==> flow/design.v <==
module pcode(
           clk, reset, prn_changed, en, sat,
           preg, xn_cnt_speed, z_cnt_speed,
           ini_x1a, ini_x1b, ini_x2a, ini_x2b
       );
parameter SAT_WIDTH = 6;
parameter SREG_WIDTH = 37;
parameter XREG_WIDTH = 12;
input clk;
input reset;
input prn_changed;
input en;
input [ SAT_WIDTH-1:0] sat;
output wire preg;  
input [11:0] xn_cnt_speed;  
input [18:0] z_cnt_speed;  
input [11:0] ini_x1a; 
input [11:0] ini_x1b; 
input [11:0] ini_x2a; 
input [11:0] ini_x2b; 
wire rst = reset | prn_changed;
reg[XREG_WIDTH-1:0] x1a;
reg[XREG_WIDTH-1:0] x1b;
reg[XREG_WIDTH-1:0] x2a;
reg[XREG_WIDTH-1:0] x2b;
reg [SREG_WIDTH:0] sreg;  
wire x1a_rst, x1b_rst, x2a_rst, x2b_rst;
wire x1a_cnt_d, x1b_cnt_d, x2a_cnt_d, x2b_cnt_d, x_cnt_d, z_cnt_last, z_cnt_eow, x1a_cnt_last;
reg[XREG_WIDTH-1:0] x1a_cnt, x1b_cnt, x2a_cnt, x2b_cnt;
reg[SAT_WIDTH-1:0] x_cnt;
reg[18:0] z_cnt;
wire x1b_en, x2a_en, x2b_en;
reg x1b_en_r, x2a_en_r, x2b_en_r;
wire x1b_res, x2a_res, x2b_res;
wire x1b_halt, x2a_halt, x2b_halt;
assign x1b_res = x1a_cnt_d & x1a_rst;
assign x1b_halt= (x1b_cnt_d|x1a_cnt_last) & x1b_rst;
assign x2a_res =   (z_cnt_eow|x_cnt_d);  
assign x2a_halt= (z_cnt_eow|x2a_cnt_d|x1a_cnt_last) & x2a_rst;
assign x2b_res = x2a_res;
assign x2b_halt= (z_cnt_eow|x2b_cnt_d|x1a_cnt_last) & x2b_rst;
assign z_cnt_last = (z_cnt >= 19'd403200-z_cnt_speed);
assign z_cnt_eow = (z_cnt_last & x1b_res);
assign x1a_cnt_last = x1a_cnt_d & z_cnt_last;
assign x1b_en = x1b_en_r & !x1b_halt;
assign x2a_en = x2a_en_r & !x2a_halt;
assign x2b_en = x2b_en_r & !x2b_halt;
always @(posedge clk)
    begin
        if(rst)
            x1b_en_r<=1;
        else if(en) begin
            if(x1b_res)
                x1b_en_r<=1;
            else if(x1b_halt)
                x1b_en_r<=0;
        end
    end
always @(posedge clk)
    begin
        if(rst)
            x2a_en_r<=1;
        else if(en) begin
            if(x2a_res)
                x2a_en_r<=1;
            else if(x2a_halt)
                x2a_en_r<=0;
        end
    end
always @(posedge clk)
    begin
        if(rst)
            x2b_en_r<=1;
        else if(en) begin
            if(x2b_res)
                x2b_en_r<=1;
            else if(x2b_halt)
                x2b_en_r<=0;
        end
    end
assign x1a_rst = (x1a==12'b000100100100);  
assign x1b_rst = (x1b==12'b001010101010);  
assign x2a_rst = (x2a==12'b110010010010);  
assign x2b_rst = (x2b==12'b001010101010);  
assign x1a_cnt_d = (x1a_cnt>=12'd3750-xn_cnt_speed);  
assign x1b_cnt_d = (x1b_cnt>=12'd3749-xn_cnt_speed);
assign x2a_cnt_d = (x2a_cnt>=12'd3750-xn_cnt_speed);
assign x2b_cnt_d = (x2b_cnt>=12'd3749-xn_cnt_speed);
assign x_cnt_d   = (x_cnt  ==6'd37);
always @(posedge clk)
    begin
        if(rst)
            x1a_cnt  <=0;
        else if(en & x1a_rst) begin
            if (!x1a_cnt_d)
                x1a_cnt <= x1a_cnt+xn_cnt_speed;
            else
                x1a_cnt <= 12'd0;
        end
    end
always @(posedge clk)
    begin
        if(rst)
            x1b_cnt <=0;
        else if(en & x1b_rst & x1b_en_r) begin  
            if (!x1b_cnt_d & !x1a_cnt_last)
                x1b_cnt <= x1b_cnt+xn_cnt_speed;
            else
                x1b_cnt <= 12'd0;
        end
    end
always @(posedge clk)
    begin
        if(rst)
            x2a_cnt<=0;
        else if(en & x2a_rst & x2a_en_r) begin
            if (!x2a_cnt_d & !x1a_cnt_last)
                x2a_cnt <= x2a_cnt+xn_cnt_speed;
            else
                x2a_cnt <=12'd0;
        end
    end
always @(posedge clk)
    begin
        if(rst)
            x2b_cnt  <=0;
        else if(en & x2b_rst & x2b_en_r) begin
            if (!x2b_cnt_d & !x1a_cnt_last)
                x2b_cnt <= x2b_cnt+xn_cnt_speed;
            else
                x2b_cnt <=12'd0;
        end
    end
always @(posedge clk)
    begin
        if(rst)
            x_cnt<=0;
        else if(en & ((x2a_rst & x2a_cnt_d) | (x_cnt!=0))) begin
            if(x_cnt < 6'd37)
                x_cnt <= x_cnt+1;
            else
                x_cnt <= 6'd0;
        end
    end
always @(posedge clk)
    begin
        if(rst)
            z_cnt<=0;
        else if(en & x1b_res) begin
            if (!z_cnt_last)
                z_cnt <= z_cnt+z_cnt_speed;
            else
                z_cnt <=19'd0;
        end
    end
always @(posedge clk)
    begin
        if(rst|x1a_rst)
            x1a<=ini_x1a;
        else if(en)
            x1a<={x1a[XREG_WIDTH-2:0],x1a[5]^x1a[7]^x1a[10]^x1a[11]};
    end
always @(posedge clk)
    begin
        if(rst | (en & (x1b_res | (x1b_rst & x1b_en))))
            x1b<=ini_x1b;
        else if (en & x1b_en)
            x1b<={x1b[XREG_WIDTH-2:0],x1b[0]^x1b[1]^x1b[4]^x1b[7]^x1b[8]^x1b[9]^x1b[10]^x1b[11]};
    end
always @(posedge clk)
    begin
        if(rst | (en & (x2a_res | (x2a_rst & x2a_en))))
            x2a<=ini_x2a;
        else if (en & x2a_en)
            x2a<={x2a[XREG_WIDTH-2:0],x2a[0]^x2a[2]^x2a[3]^x2a[4]^x2a[6]^x2a[7]^x2a[8]^x2a[9]^x2a[10]^x2a[11]};
    end
always @(posedge clk)
    begin
        if (rst | (en & (x2b_res | (x2b_rst & x2b_en))))
            x2b<=ini_x2b;
        else if (en & x2b_en)
            x2b<={x2b[XREG_WIDTH-2:0],x2b[1]^x2b[2]^x2b[3]^x2b[7]^x2b[8]^x2b[11]};
    end
always @(posedge clk)
    begin
        if(rst)
            sreg<={SREG_WIDTH{1'b1}};
        else if(en)
            sreg<={sreg[SREG_WIDTH-1:0], (x2a[XREG_WIDTH-1]^x2b[XREG_WIDTH-1])};
    end
assign preg = (rst | (sat==0)) ? 1'b0 : (x1a[XREG_WIDTH-1]^x1b[XREG_WIDTH-1]) ^ sreg[sat-1]; 
endmodule
# Tool chain data of pcode
# The steps from the RTL of pcode to its reports follow in flow order.
# Lines are those of the file above, counted from 1.
# Cell names lack the library's common part.
# Not given: --
# setup
top	pcode
clock_port	clk
cell_library	sky130hd
lib_corner	tt_025C_1v80

# Elaborated design
# Source: Yosys, flattened and elaborated, memories not mapped. Widths are those after wreduce. Registers that Yosys merges into a memory's read port (data or address) are not register bits. Print and check cells do not count. Equal cells are merged and count once.
# classes
n_mux	21
shifts	1
n_logic	74
n_addsub	10
cmp	6
eq_ne	5
reduce_and_logical	19
# ops
op	n
two-way mux 12 bit	12
adder 12 bit	4
>= comparator 12 bit	4
variable part select 38 x 7 -> 1 bit	1
AND 1 bit	31
XOR 1 bit	27
equality test 12 x 10 -> 1 bit (second input constant)	2
subtractor 12 bit (first input constant)	2
adder 19 bit	1
subtractor 19 bit (first input constant)	1
>= comparator 19 bit	1
two-way mux 19 bit	1
OR 1 bit	16
nonzero test 2 bit	7
equality test 12 bit (second input constant)	1
equality test 12 x 9 -> 1 bit (second input constant)	1
zero test 1 bit	7
subtractor 6 x 1 -> 7 bit (second input constant)	1
two-way mux 1 bit	7
AND reduction 2 bit	3
adder 6 x 1 -> 6 bit (second input constant)	1
less-than comparator 6 bit (second input constant)	1
equality test 6 bit (second input constant)	1
zero test 6 bit	1
nonzero test 6 bit	1
two-way mux 6 bit	1
# word_totals
ff_bits	162
inputBits	89
word_cells	150

# Depth
# Yosys ltp: most cells in a row. Word level: on the elaborated netlist, between registers, memories and ports. Mapped: between sequential cells and ports; inverters and the memories' decode and read muxes count.
# logic_depth
word_depth	14
ABC_AREA	1
ltp_mapped	26

# Mapped cells and area
# The flow's flattened synthesis, as Yosys stat reports it; memories are mapped. The netlist is that of the ABC_AREA named above (0 if unset); the other value can give another one.
# types
cell_type	n
dfxtp_1	114
nand2_1	467
ha_1	137
edfxtp_1	48
a21oi_1	148
xor2_1	75
nand3_1	124
inv_1	153
o21ai_0	92
nor2_1	110
nand4_1	56
xnor2_1	35
nor3_1	27
clkbuf_1	32
fa_1	5
o211ai_1	12
nor4_1	14
buf_6	5
# Not listed: further types 26, cells in them 73.
# synth_totals
cell_count	1727
mapped_area_mm2	0.0124169
ffs	162

# Timing after synthesis
# Source: OpenSTA report_checks on the synthesized netlist (no wires, ideal clock, input and output delay 20% of the period each), path of least setup slack; recovery checks are left aside. Register names are those of the netlist, which keeps one name where synthesis merged equal registers.
# synth_timing
kind	input -> register
start	input z_cnt_speed[0]
end	register x2a[0]
setup_time_ns	0.350
t_first_pin_ns	1.106
t_arrival_ns	4.294
delay_ns	3.538
path_buffers	2
tclk_ns	5.53
slack_ns	0.886
required_time_ns	5.180
stages	25
period_less_setup_slack_ns	4.644
# "delay_ns" = arrival - input delay + setup time.
# "stages" counts driving pins, that of a launching flip-flop among them; a cell with two outputs on the path counts twice.
# "period_less_setup_slack_ns" is the clock period less the worst setup slack; recovery checks do not enter. This is arithmetic on one report: input and output delays are still those of the set period (20% each).
# The rows between start and end are the longest chain of elaborated cells between them; the timing report does not say that the signal goes this way. Where chains are equally long, one stands for them.
# Each line given opens the expression or statement behind the cell; cells for indexed reads and writes are added by Yosys, which also makes memories of some case tables.
# Only ways into the end's enable, where the timed path ends, are counted here.
# synth_between
path_cell_list	inv_1 > ha_1 > nor3b_1 > nand3_1 > nor2_1 > nor2_1 > a21oi_1 > inv_1 > o21ai_1 > nand2_1 > o21ai_1 > xnor2_1 > ha_1 > nand2_1 > inv_1 > nand3_1 > nor2_1 > nand4_1 > nand4_1 > nand3_1 > nand2_1 > inv_2 > buf_4 > buf_6 > nand2_1
elab_chain_cells	13
cone_cells	16
# synth_rtl
item	line	rtl
start, declared	16	input [18:0] z_cnt_speed;
subtractor 19 bit	42	assign z_cnt_last = (z_cnt >= 19'd403200-z_cnt_speed);
>= comparator 19 bit	42
AND 1 bit	43	assign z_cnt_eow = (z_cnt_last & x1b_res);
OR 1 bit x2	39	assign x2a_halt= (z_cnt_eow|x2a_cnt_d|x1a_cnt_last) & x2a_rst;
AND 1 bit	39
zero test 1 bit	46	assign x2a_en = x2a_en_r & !x2a_halt;
AND 1 bit	46
AND 1 bit	172	if(rst | (en & (x2a_res | (x2a_rst & x2a_en))))
OR 1 bit	172
AND 1 bit	172
OR 1 bit	172
nonzero test 2 bit	--
end, assigned	173	x2a<=ini_x2a;
end, assigned	175	x2a<={x2a[XREG_WIDTH-2:0],x2a[0]^x2a[2]^x2a[3]^x2a[4]^x2a[6]^x2a[7]^x2a[8]^x2a[9]^x2a[10]^x2a[11]};
end, declared	24	reg[XREG_WIDTH-1:0] x2a;

# Path in the finished layout
# From the final timing report of record 1: the path of least setup slack in the routed layout; clock arrival at registers is part of the times.
# layout_timing
kind	input -> output
start	input sat[0]
end	output preg
required_time_ns	6.02
t_arrival_ns	4.60
slack_ns	1.43
tclk_ns	7.53
out_delay_ns	1.51
path_buffers	2
t_first_pin_ns	1.51
stages	12
# The rows between start and end are the longest chain of elaborated cells between them; the timing report does not say that the signal goes this way. Where chains are equally long, one stands for them.
# layout_between
path_cell_list	dlygate4sd2_1 > inv_1 > ha_2 > o21ai_0 > o211ai_1 > nand3_1 > nand3b_1 > nand3_1 > nand2_1 > xor2_1 > nor3b_1 > clkdlybuf4s50_1
elab_chain_cells	4
cone_cells	6
# layout_rtl
item	line	rtl
start, declared	13	input [ SAT_WIDTH-1:0] sat;
subtractor 6 x 1 -> 7 bit	191	assign preg = (rst | (sat==0)) ? 1'b0 : (x1a[XREG_WIDTH-1]^x1b[XREG_WIDTH-1]) ^ sreg[sat-1];
variable part select 38 x 7 -> 1 bit	191
XOR 1 bit	191
two-way mux 1 bit	191
end, declared	14	output wire preg;

# Measured data: module pcode, platform sky130hd, 2 stored runs of the flow under differing settings, order arbitrary. Input and output delays are each 20% of the period that was set; the output load is 0.01 pF.
# "achieved_period_ns" is the run's clock period less its worst setup slack. It is reckoned from that one timing run; input and output delays stay at 20% of the period that was set.
# "worst_path_ns" is the time allowed to the run's worst setup path (the clock period less input and output delay, where it has them) less its slack. Clock arrival times count: a late capture clock shortens it, a late launch clock lengthens it.
# "totalPower_uw": no workload was simulated; the value follows from the tool's default switching activity.
# Among the settings, n/a means not set for that run.
run	period_ns	CORE_UTILIZATION	SETUP_SLACK_MARGIN	PLACE_DENSITY	CORE_ASPECT_RATIO	CORE_MARGIN	CELL_PAD_IN_SITES_DETAIL_PLACEMENT	ABC_AREA	GPL_TIMING_DRIVEN	CAP_MARGIN	MIN_ROUTING_LAYER	SLEW_MARGIN	CTS_CLUSTER_SIZE	MAX_ROUTING_LAYER	yosys.chip_area_mm2	die_mm2	final_cell_area_mm2	finish.utilization_frac	timing.setup.ws_ns	tns_setup_ns	ws_hold_ns	totalPower_uw	achieved_period_ns	worst_path_ns	critical_path_type
record 1	7.53	32	1.22	0.83	0.92	9	1	1	1	40	met1	20	n/a	n/a	0.0124169	0.0462242	0.0143775	0.379	1.426	0.000	0.479	2287	6.104	3.09	input -> output
record 2	6.51	36	1.55	n/a	0.96	2	2	0	n/a	30	n/a	20	71	met4	0.0117313	0.034047	0.0146528	0.459	1.311	0.000	0.490	2737	5.199	3.90	input -> register
