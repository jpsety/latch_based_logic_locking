==> flow/design.v <==
module cacode
  (
   input       clk,
   input       rst,
   input [5:0] prn_num,
   input       prn_changed,
   input       enb,
   output reg  chip_out
   );
reg [10:1] g1, g2;
reg chip;
always @ (posedge clk) begin
    if (rst)
        begin
            g1 <= 10'b1111111111;
            g2 <= 10'b1111111111;
        end else begin
            if (prn_changed) begin
               g1 <= 10'b1111111111;
               g2 <= 10'b1111111111;
            end else if (enb) begin
                g1[10:1] <= {g1[9:1], g1[3] ^ g1[10]};
                g2[10:1] <= {g2[9:1], g2[2] ^ g2[3] ^ g2[6] ^ g2[8] ^ g2[9] ^ g2[10]};
            end
        end  
    end  
always @(*)
    begin
        if(rst)
           chip <= 1'b0; 
        else
    begin
        case (prn_num)
            6'd1 :
                chip <= g1[10] ^ g2[2] ^ g2[6];
            6'd2 :
                chip <= g1[10] ^ g2[3] ^ g2[7];
            6'd3 :
                chip <= g1[10] ^ g2[4] ^ g2[8];
            6'd4 :
                chip <= g1[10] ^ g2[5] ^ g2[9];
            6'd5 :
                chip <= g1[10] ^ g2[1] ^ g2[9];
            6'd6 :
                chip <= g1[10] ^ g2[2] ^ g2[10];
            6'd7 :
                chip <= g1[10] ^ g2[1] ^ g2[8];
            6'd8 :
                chip <= g1[10] ^ g2[2] ^ g2[9];
            6'd9 :
                chip <= g1[10] ^ g2[3] ^ g2[10];
            6'd10:
                chip <= g1[10] ^ g2[2] ^ g2[3];
            6'd11:
                chip <= g1[10] ^ g2[3] ^ g2[4];
            6'd12:
                chip <= g1[10] ^ g2[5] ^ g2[6];
            6'd13:
                chip <= g1[10] ^ g2[6] ^ g2[7];
            6'd14:
                chip <= g1[10] ^ g2[7] ^ g2[8];
            6'd15:
                chip <= g1[10] ^ g2[8] ^ g2[9];
            6'd16:
                chip <= g1[10] ^ g2[9] ^ g2[10];
            6'd17:
                chip <= g1[10] ^ g2[1] ^ g2[4];
            6'd18:
                chip <= g1[10] ^ g2[2] ^ g2[5];
            6'd19:
                chip <= g1[10] ^ g2[3] ^ g2[6];
            6'd20:
                chip <= g1[10] ^ g2[4] ^ g2[7];
            6'd21:
                chip <= g1[10] ^ g2[5] ^ g2[8];
            6'd22:
                chip <= g1[10] ^ g2[6] ^ g2[9];
            6'd23:
                chip <= g1[10] ^ g2[1] ^ g2[3];
            6'd24:
                chip <= g1[10] ^ g2[4] ^ g2[6];
            6'd25:
                chip <= g1[10] ^ g2[5] ^ g2[7];
            6'd26:
                chip <= g1[10] ^ g2[6] ^ g2[8];
            6'd27:
                chip <= g1[10] ^ g2[7] ^ g2[9];
            6'd28:
                chip <= g1[10] ^ g2[8] ^ g2[10];
            6'd29:
                chip <= g1[10] ^ g2[1] ^ g2[6];
            6'd30:
                chip <= g1[10] ^ g2[2] ^ g2[7];
            6'd31:
                chip <= g1[10] ^ g2[3] ^ g2[8];
            6'd32:
                chip <= g1[10] ^ g2[4] ^ g2[9];
            6'd33:
                chip <= g1[10] ^ g2[5] ^ g2[10];
            6'd34:
                chip <= g1[10] ^ g2[4] ^ g2[10];
            6'd35:
                chip <= g1[10] ^ g2[1] ^ g2[7];
            6'd36:
                chip <= g1[10] ^ g2[2] ^ g2[8];
            6'd37:
                chip <= g1[10] ^ g2[4] ^ g2[10];
            default:
                chip <= 1'b0;   
        endcase
    end
end
always @ (posedge clk)
    begin
        if(rst)
            chip_out<= 1'b0;
        else
            chip_out <= chip;
    end
endmodule
# == Tool chain data of cacode ==
# The steps from the RTL of cacode to its reports follow in flow order.
# Line numbers count from 1 in the design file above.
# Cell names lack the library's common part.
# A cell with n/a has no value.
# design
top,cacode
clock_port,clk
library,sky130hd
lib_corner,tt_025C_1v80

# == After elaboration ==
# Counts by Yosys on the flattened word-level netlist (proc, flatten, opt, wreduce; memories kept). Register bits leave out memories and registers merged into their read ports (data or address); mux counts leave out enables and synchronous resets folded into registers. Print and check cells are left out. Cells with the same type and inputs are merged into one.
# word_totals
word_cells,94
out_inout_bits,1
latch_bits,0
mem_bits_ro,0
mem_bits_rw,0
n_memories,0
reg_bits,21
in_bits,10
clocked_rd_ports_x_width,0
# op_classes
n_mux,1
bitwise,51
compare,0
n_reduce_logical,2
eq_ne,37
addsub,0
n_mul,0
n_shift,0
div_mod_pow,0
# op_table
cell,count
== test 6 x 5 -> 1 bit (second input constant),16
XOR 1 bit,51
== test 6 x 4 -> 1 bit (second input constant),8
== test 6 bit (second input constant),6
case mux 1 bit (select 36 bit),1
== test 6 x 3 -> 1 bit (second input constant),4
== test 6 x 2 -> 1 bit (second input constant),2
== test 6 x 1 -> 1 bit (second input constant),1
OR reduction 2 bit,2

# == Logic depth ==
# Longest topological path by Yosys (ltp), each cell counted once; first at word level (registers and memories cut), then after technology mapping (sequential cells cut; the memories' decode and read muxes count).
# depth
depth_word,5
abc_area,0
ltp_mapped,9
ltp_nobuf,7

# == After synthesis ==
# Source: synth_stat.txt of the flow (Yosys; design flattened, memories mapped). It holds for the ABC_AREA given above (unset counts as 0); a run with the other value may have another netlist.
# by_type
cell,count,area_total_um2
dfxtp_1,21,420.403
mux2i_1,23,230.221
xnor2_1,22,192.685
nand2_1,33,123.869
xor2_1,9,78.826
buf_2,13,65.062
nor2_1,12,45.043
a31oi_1,6,37.536
clkbuf_1,9,33.782
nand4_1,5,31.28
nor4_1,5,31.28
o22ai_1,5,31.28
nor3_1,6,30.029
a21oi_1,5,25.024
o21ai_0,5,25.024
a22oi_1,3,22.522
buf_6,2,22.522
a22oi_4,1,21.27
# Other cell types: 34; their cells: 48.
# mapped
synth_area_um2,1853.0
cell_count,233
ffs,21
sequential_area_um2,420.4
buf_cells,25

# == Timing after synthesis ==
# Path of least setup slack by OpenSTA after synthesis, without wires, with an ideal clock, recovery checks aside; 20% of the period is set as input and as output delay. Where synthesis merged equal registers, the netlist keeps one of their names.
# synth_timing
path_type,input -> register
from,input prn_num[2]
to,register chip_out
clock_period_ns,2.41
delay_ns,1.529
t_arrival_ns,1.937
driving_pins,8
required_time_ns,2.336
path_buffers,1
slack_ns,0.399
t_first_pin_ns,0.482
input_delay_ns,0.482
setup_time_ns,0.074
synth_period_reached_ns,2.011
# "delay_ns" is the arrival time less input delay plus setup time.
# "driving_pins": output pins that drive a net of the path, with the launching flip-flop's if there is one; two outputs of one cell count as two.
# "synth_period_reached_ns" is the clock period less the worst setup slack; recovery checks do not enter. This is arithmetic on one report: input and output delays are still those of the set period (20% each).
# The rows between start and end are the longest chain of elaborated cells between them; the timing report does not say that the signal goes this way. Where chains are equally long, one stands for them.
# Each line given opens the expression or statement behind the cell; cells for indexed reads and writes are added by Yosys, which also makes memories of some case tables.
# synth_via
path_cell_list,buf_6 > nor2_1 > a22oi_4 > a2111oi_2 > a21oi_2 > xnor2_1 > o31a_1 > a31oi_1
elab_chain_len,3
cells_between,39
cone_lines,1
classes_between,37 x eq/ne; 1 x mux; 1 x reduce/logical
# synth_lines
item,line,source
"start, declared",5,"input [5:0] prn_num,"
== test 6 bit,33,case (prn_num)
OR reduction 2 bit,n/a,
case mux 1 bit (select 36 bit),33,
"end, assigned",116,chip_out<= 1'b0;
"end, assigned",118,chip_out <= chip;
"end, declared",8,output reg  chip_out

# == Timing after layout ==
# From the final timing report of stored run 1: the path of least setup slack in the routed layout; clock arrival at registers is part of the times.
# layout_timing
path_type,input -> register
from,input prn_num[4]
to,register chip_out
driving_pins,8
t_arrival_ns,1.85
clock_period_ns,1.97
t_first_pin_ns,0.39
required_time_ns,2.16
setup_time_ns,0.07
slack_ns,0.30
path_buffers,2
input_delay_ns,0.39
# The rows between start and end are the longest chain of elaborated cells between them; the timing report does not say that the signal goes this way. Where chains are equally long, one stands for them.
# layout_via
path_cell_list,buf_2 > buf_6 > and2_1 > mux2i_1 > or4_1 > o22ai_2 > nor3_2 > a31oi_1
elab_chain_len,3
cells_between,39
cone_lines,1
classes_between,37 x eq/ne; 1 x mux; 1 x reduce/logical
# layout_lines
item,line,source
"start, declared",5,"input [5:0] prn_num,"
== test 6 bit,33,case (prn_num)
OR reduction 2 bit,n/a,
case mux 1 bit (select 36 bit),33,
"end, assigned",116,chip_out<= 1'b0;
"end, assigned",118,chip_out <= chip;
"end, declared",8,output reg  chip_out

==> results <==
cacode through Yosys and OpenROAD on sky130hd: 2 stored runs, unordered, with their settings and measured results. The constraints put input and output delay at 20% of the set period each and load the outputs with 0.01 pF.
"period_reached_ns": clock period set for the run, less the worst setup slack. It is reckoned from that one timing run; input and output delays stay at 20% of the period that was set.
By "worstPathTime_ns" is meant the share of the clock period that the worst setup path is allowed (20% is reserved at inputs, 20% at outputs), minus its slack. Clock arrival times at its registers enter into it.
By "design_power_uw" is meant OpenSTA's value without simulated activity: inputs other than the clock are taken to toggle once in ten clock periods, and the tool carries that through the logic.

Stored run 1, flow files:
==> flow/run.sh <==
#!/bin/bash
# the make line also repeats the synthesis and layout settings of config.mk as NAME=value (left out here)
make -C /OpenROAD-flow-scripts/flow DESIGN_CONFIG=/design/flow/config.mk WORK_HOME=/design/flow/orfs CLKGATE_MAP_FILE= finish
==> flow/config.mk <==
export PLATFORM = sky130hd
export DESIGN_NAME = cacode
export DESIGN_NICKNAME = cacode
export VERILOG_FILES = /design/flow/design.v
export SDC_FILE = /design/flow/constraint.sdc
export NUM_CORES = 4
export LEC_CHECK = 0
export CAP_MARGIN = 20
export CELL_PAD_IN_SITES_GLOBAL_PLACEMENT = 2
export CORE_MARGIN = 2
export CORE_UTILIZATION = 15
export CTS_CLUSTER_DIAMETER = 60
export MAX_ROUTING_LAYER = met5
export MIN_ROUTING_LAYER = met2
export PLACE_DENSITY_LB_ADDON = 0.27
export SETUP_SLACK_MARGIN = 0.59
export SLEW_MARGIN = 20
==> flow/constraint.sdc <==
create_clock -name core_clock -period 1.97 [get_ports {clk}]
set_input_delay 0.3940 -clock core_clock [delete_from_list [all_inputs] [get_ports {clk}]]
set_output_delay 0.3940 -clock core_clock [all_outputs]
set_load 0.01 [all_outputs]

==> results of stored run 1, as CSV <==
result,value
dieArea_um2,13258.4
yosys.chip_area_um2,1853.0
period_reached_ns,1.666
final_cell_area_um2,2732.6
setup_tns_ns,0.000
design_power_uw,1191
ws_setup_ns,0.304
hold_ws_ns,0.469
util_frac,0.228
worstPathTime_ns,1.27
critical_path_type,"input -> register"

Stored run 2, flow files:
==> flow/run.sh <==
#!/bin/bash
# the make line also repeats the synthesis and layout settings of config.mk as NAME=value (left out here)
make -C /OpenROAD-flow-scripts/flow DESIGN_CONFIG=/design/flow/config.mk WORK_HOME=/design/flow/orfs CLKGATE_MAP_FILE= finish
==> flow/config.mk <==
export PLATFORM = sky130hd
export DESIGN_NAME = cacode
export DESIGN_NICKNAME = cacode
export VERILOG_FILES = /design/flow/design.v
export SDC_FILE = /design/flow/constraint.sdc
export NUM_CORES = 4
export LEC_CHECK = 0
export ABC_AREA = 0
export CAP_MARGIN = 25
export CORE_ASPECT_RATIO = 1.33
export CORE_MARGIN = 2
export CORE_UTILIZATION = 27
export MAX_ROUTING_LAYER = met4
export SLEW_MARGIN = 0
==> flow/constraint.sdc <==
create_clock -name core_clock -period 1.75 [get_ports {clk}]
set_input_delay 0.3500 -clock core_clock [delete_from_list [all_inputs] [get_ports {clk}]]
set_output_delay 0.3500 -clock core_clock [all_outputs]
set_load 0.01 [all_outputs]

==> results of stored run 2, as CSV <==
result,value
dieArea_um2,7548.6
yosys.chip_area_um2,1853.0
period_reached_ns,1.736
final_cell_area_um2,2587.5
setup_tns_ns,0.000
design_power_uw,1140
ws_setup_ns,0.014
hold_ws_ns,0.476
util_frac,0.392
worstPathTime_ns,1.39
critical_path_type,"input -> register"
