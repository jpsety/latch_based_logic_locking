==> flow/design.v <==
module adder(
	input clk,
	input [5:0] a_in,
	input [5:0] b_in,
	output logic [5:0] y_out
);
logic [5:0] a, b, c, y;
always @(posedge clk) begin
	a <= a_in;
	b <= b_in;
	c <= a+b;
	y <= c+b;
end
assign y_out = y;
endmodule
* From RTL to reports: adder *
The steps from the RTL of adder to its reports follow in flow order.
Lines are those of the file above, counted from 1.
Operators carry their Yosys type and port widths (W data, S select, Z words).
Library cell names are shortened.
The mark n/a stands for no value.

inputs
  design top = adder
  clock port = clk
  standard-cell library = sky130hd
  library corner = tt_025C_1v80

* Word level *
Yosys after proc, flatten, opt, wreduce and memory -nomap, before mapping. Enables and synchronous resets that opt folds into registers are not counted as muxes. Memory bits, and registers merged into a memory's read port (data or address), are not among the register bits. Print and check cells are not counted. Equal cells are merged and count once.

word-level totals
  bits in registers = 24
  bits in latches = 0
  bits in writable memories = 0
  memory bits (read-only) = 0
  word width x clocked read ports = 0
  memory cells = 0
  input bits = 13
  output and inout port bits = 6
  elaborated cells = 6

operators by class
  $add $sub $neg = 2
  multipliers = 0
  divide/modulo/power cells = 0
  $lt $le $gt $ge = 0
  eq/ne operators = 0
  shifts and indexed selects = 0
  mux-type cells = 0
  bitwise operators = 0
  reductions and logical operators = 0

operator list
  operator       number
  $add A6 B6 Y6  2

* Logic depth *
Yosys ltp: most cells in a row. Word level: on the elaborated netlist, between registers, memories and ports. Mapped: between sequential cells and ports; inverters and the memories' decode and read muxes count.

depth
  depth after elaboration = 1
  ABC_AREA = 0
  mapped depth = 5

* Mapped cells and area *
Source: synth_stat.txt of the flow (Yosys; design flattened, memories mapped). It holds for the ABC_AREA given above (unset counts as 0); a run with the other value may have another netlist.
The area totals of this step are shown rounded.

cell types
  type      number
  dfxtp_1   24
  ha_1      10
  xnor2_1   6
  fa_1      2
  xor2_1    4
  a211oi_2  2
  a21o_1    3
  a21oi_1   4
  a21oi_2   2
  o21bai_1  2
  o21ai_0   2
  a21o_2    1

mapped netlist
  standard cells after synthesis = 62
  synthesis area = 852.1 µm²
  mapped flip-flops = 24

* Timing after synthesis *
OpenSTA on the mapped netlist: ideal clock, no wires. The path of least setup slack (recovery checks aside). Input and output delay are each 20% of the period. Register names are those of the netlist, which keeps one name where synthesis merged equal registers.

timing post-synthesis
  path kind = reg-to-reg
  start = reg b[0]
  end = reg y[4]
  clock period = 1770 ps
  library setup time = 72 ps
  launch time at the first pin = 0 ps
  arrival time = 1407 ps
  data required time = 1698 ps
  path slack = 291 ps
  path delay = 1479 ps
  driving pins on the path = 6
  path buffers = 0
  period reached after synthesis = 1479 ps

"path delay" is the arrival time less input delay plus setup time.
"driving pins on the path": output pins that drive a net of the path, with the launching flip-flop's if there is one; two outputs of one cell count as two.
"period reached after synthesis" = period - worst setup slack (recovery checks aside). The figure is calculated, with input and output delays left at 20% of the set period.
Between the ends stands the longest chain of elaborated cells between them, by number of cells; it is not shown to be the way that was timed. Of several equally long chains one is given.
A line is the first line of the expression or statement that the cell stems from. Yosys adds cells for indexed reads and writes and turns some case tables into memories.

between the ends, post-synthesis
  cell sequence = dfxtp_1 > ha_1 > fa_1 > a21o_2 > a21oi_1 > xnor2_1
  cells in the longest elaborated chain = 1

ends and longest elaborated chain, post-synthesis
  what                RTL line  text
  start: declaration  7         logic [5:0] a, b, c, y;
  start: assignment   10        b <= b_in;
  $add A6 B6 Y6       12        y <= c+b;
  end: assignment     12
  end: declaration    7

* Worst path after layout *
Path of least setup slack in the final report of run 1 (OpenROAD, finished layout, wires in). Where an end is a register, its clock arrival counts in the times.
The report prints the path's times to 10 ps; the period is as set.

timing post-layout
  path kind = reg-to-reg
  start = reg b[0]
  end = reg y[4]
  clock period = 1400 ps
  library setup time = 50 ps
  launch time at the first pin = 300 ps
  arrival time = 1640 ps
  data required time = 1650 ps
  path slack = 10 ps
  driving pins on the path = 6
  path buffers = 0

Between the ends stands the longest chain of elaborated cells between them, by number of cells; it is not shown to be the way that was timed. Of several equally long chains one is given.

between the ends, post-layout
  cell sequence = dfxtp_2 > ha_4 > fa_2 > a21o_2 > a21oi_2 > xnor2_1
  cells in the longest elaborated chain = 1

ends and longest elaborated chain, post-layout
  what                RTL line  text
  start: declaration  7         logic [5:0] a, b, c, y;
  start: assignment   10        b <= b_in;
  $add A6 B6 Y6       12        y <= c+b;
  end: assignment     12
  end: declaration    7

Memo
Re: implementation data of adder

Module adder, platform sky130hd: 2 stored runs of the flow (Yosys, OpenROAD) with differing settings, in no particular order. Input and output delays are each 20% of the period that was set; the output load is 0.01 pF.
"achieved clock period" = clock period - worst setup slack. The figure is calculated, with input and output delays left at 20% of the set period.
"allowed time less slack (worst setup path)": the worst setup path's part of the clock period (all of it between registers, 20% less for each end at a port) less its slack. A launch clock that arrives late makes it longer, a capture clock that arrives late makes it shorter.
"total power after layout": no workload was simulated; the value follows from the tool's default switching activity.
"allowed time less slack (worst setup path)" is known to 10 ps.
Results are given in rounded form.
Settings: - = not set for that run.

setting or result                                run 1       run 2
period_ns                                        1.4         2.28
CORE_UTILIZATION                                 25          43
PLACE_DENSITY_LB_ADDON                           0.25        0.03
CELL_PAD_IN_SITES_GLOBAL_PLACEMENT               2           -
CTS_CLUSTER_SIZE                                 93          -
CTS_CLUSTER_DIAMETER                             174         -
CAP_MARGIN                                       10          10
MIN_ROUTING_LAYER                                met1        -
MAX_ROUTING_LAYER                                met4        -
CORE_MARGIN                                      2           2
SLEW_MARGIN                                      20          20
SETUP_SLACK_MARGIN                               -           -0.12
CORE_ASPECT_RATIO                                -           0.63
CELL_PAD_IN_SITES_DETAIL_PLACEMENT               -           0
ABC_AREA                                         -           0
GPL_TIMING_DRIVEN                                -           0
GPL_ROUTABILITY_DRIVEN                           -           0
achieved clock period (ps)                       1392        1620
total negative setup slack (ps)                  0           0
utilization (%)                                  36.6        60.7
allowed time less slack (worst setup path) (ps)  1390        1160
class of the worst setup path                    reg-to-reg  reg-to-output
setup slack of the worst path (ps)               8           660
synthesis area (µm²)                             852.1       852.1
standard-cell area after routing (µm²)           1211        1104
post-route worst hold slack (ps)                 394         466
full die area (µm²)                              3891        2363
total power after layout (uW)                    1617        996.3
